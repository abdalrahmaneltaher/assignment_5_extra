==> flow/design.v <==
module detect_010(X,clk,rst,Y,count);
parameter IDLE =2'b00 ;
parameter ZERO = 2'b01 ;
parameter ONE = 2'b10 ;
parameter STORE = 2'b11 ;
input X,clk,rst;
output reg Y;
output reg [9:0] count;
reg [1:0] cs , ns;
always @(*) begin
    case (cs)
        IDLE:
            begin
                if(X)
                    ns = IDLE;
                else
                    ns = ZERO;
            end  
        ZERO:
            begin
                if(X)
                    ns = ONE;
                else
                    ns = ZERO; 
            end
        ONE:
            begin
                if(X)
                    ns = IDLE;
                else
                    ns = STORE;
            end
        STORE:
            begin
                if(X)
                    ns = IDLE;
                else
                    ns = ZERO;
            end
        default: ns = IDLE ;
    endcase
end
always @(posedge clk or posedge rst ) begin
    if(rst)
        cs <= IDLE;
    else
        cs <= ns ; 
end
always @(posedge clk or posedge rst ) begin
    if (rst)begin
        count <= 0;
        Y <= 0;
    end
    else begin
        case (cs)
            IDLE  : Y <= 0 ;
            ZERO  : Y <= 0 ;
            ONE   : Y <= 0 ;
            STORE :
                begin
                    Y <= 1 ;
                    count <= count+1;
                end
        endcase
    end
end
endmodule
# From RTL to reports: detect_010
# Tool output for the design above, in the order of the flow.
# Line numbers count from 1 in the design file above.
# Library cell names are shortened.
# A cell with n/a has no value.
# design
top_module,detect_010
clock_port,clk
library,sky130hd
pvt_corner,tt_025C_1v80

# Word level
# Yosys after proc, flatten, opt, wreduce and memory -nomap, before mapping. Enables and synchronous resets that opt folds into registers are not counted as muxes. Memory bits, and registers merged into a memory's read port (data or address), are not among the register bits. Print and check cells are not counted. Equal cells are merged and count once.
# bits
regBits,13
in_bits,3
# classes
addsub,1
equal,3
n_mux,5
reduce_logical,3
# ops
op,n
adder 10 x 1 -> 10 bit (second input constant),1
case mux 2 bit (select 3 bit),1
== test 2 bit (second input constant),2
2-to-1 mux 2 bit,2
OR reduction 3 bit,1
== test 2 x 1 -> 1 bit (second input constant),1
logical NOT 2 bit,1
OR reduction 2 bit,1
case mux 1 bit (select 2 bit),1
2-to-1 mux 1 bit,1

# Logic depth
# Depth = most cells in a row (Yosys ltp): at word level without a register or memory, in the mapped netlist without a sequential cell, where the memories' decode and read muxes count.
# depth
word_depth,3
ABC_AREA,0
mapped_depth,4
depth_no_buf,4

# After synthesis
# The flow's flattened synthesis, as Yosys stat reports it; memories are mapped. The netlist is that of the ABC_AREA named above (0 if unset); the other value can give another one.
# The area totals of this step are shown rounded.
# by_type
cell_type,n
dfrtp_1,14
xnor2_1,6
dfstp_2,1
xor2_1,3
nand4_4,1
nor4_4,1
ha_1,1
nand4_1,2
inv_1,3
mux2_2,1
nand2_1,3
nor2_1,3
nor3_1,2
o31a_1,1
and3_2,1
buf_4,1
and2_1,1
nor2b_1,1
nand3_1,1
# synth_totals
stdcells,47
mapped_area_mm2,0.000619
seq_area_mm2,0.000377
ff_cells,15
buf_cells,1

# Path before layout
# Source: OpenSTA report_checks on the synthesized netlist (no wires, ideal clock, input and output delay 20% of the period each), path of least setup slack; recovery checks are left aside. Register names are those of the netlist, which keeps one name where synthesis merged equal registers.
# synth_path
kind,register to register
from,register count[0]
to,register count[6]
period_ns,1.93
setup_ns,0.125
t_first_pin_ns,0.000
arrival_ns,1.091
t_required_ns,1.805
slack_ns,0.714
delay_ns,1.216
stages,5
period_less_setup_slack_ns,1.216
# "delay_ns" = arrival - input delay + setup time.
# "stages": output pins that drive a net of the path, with the launching flip-flop's if there is one; two outputs of one cell count as two.
# "period_less_setup_slack_ns" = period - worst setup slack (recovery checks aside). The figure is calculated, with input and output delays left at 20% of the set period.
# The rows between start and end are the longest chain of elaborated cells between them; the timing report does not say that the signal goes this way. Where chains are equally long, one stands for them.
# Each line given opens the expression or statement behind the cell; cells for indexed reads and writes are added by Yosys, which also makes memories of some case tables.
# synth_via
cell_sequence,dfrtp_1 -> ha_1 -> and3_2 -> nand4_1 -> xnor2_1
elab_chain_len,1
# synth_rtl
item,line,rtl
from (decl),8,output reg [9:0] count;
from (assign),51,count <= 0;
from (assign),62,count <= count+1;
adder 10 x 1 -> 10 bit,62,
to (assign),51,
to (assign),62,
to (decl),8,

# Timing after layout
# From the final timing report of run 1: the path of least setup slack in the routed layout; clock arrival at registers is part of the times.
# layout_path
kind,register to output
from,register count[1]
to,output count[1]
period_ns,1.89
out_delay_ns,0.38
t_first_pin_ns,0.29
arrival_ns,1.27
t_required_ns,1.51
slack_ns,0.24
stages,2
# layout_via
cell_sequence,dfrtp_1 -> clkdlybuf4s50_1
elab_chain_len,0
# layout_rtl
item,line,rtl
from (decl),8,output reg [9:0] count;
from (assign),51,count <= 0;
from (assign),62,count <= count+1;
to (decl),8,

# Record of 2 stored runs of the RTL-to-layout flow on detect_010, platform sky130hd. The runs are unordered. Constraints: input delay and output delay 20% of the set period each, output load 0.01 pF.
# By "timing.worst_path_ns" is meant the share of the clock period that the worst setup path is allowed (20% is reserved at inputs, 20% at outputs), minus its slack. Clock arrival times at its registers enter into it.
# "fin_power_mw" is the tool's figure for a default switching activity; nothing was simulated.
# Results are given in rounded form.
# Among the settings, . means not set for that run.
name,run 1,run 2
period_ns,1.89,1.45
CORE_UTILIZATION,30,40
SETUP_SLACK_MARGIN,0.2,0.39
PLACE_DENSITY_LB_ADDON,0.09,.
HOLD_SLACK_MARGIN,0.29,.
CELL_PAD_IN_SITES_DETAIL_PLACEMENT,0,.
GPL_TIMING_DRIVEN,0,.
CTS_CLUSTER_SIZE,14,.
CAP_MARGIN,35,20
MIN_ROUTING_LAYER,met1,.
CORE_MARGIN,2,2
SLEW_MARGIN,20,20
timing.worst_path_ns,1.27,1.19
worst_path_kind,register to output,register to register
post_synth_area_mm2,0.000619,0.000619
final_die_area_mm2,0.00244,0.00188
final_cell_area_mm2,0.000846,0.000973
fin_ws_ns,0.245,0.262
fin_power_mw,0.763,1.04
tns_ns,0.000,0.000
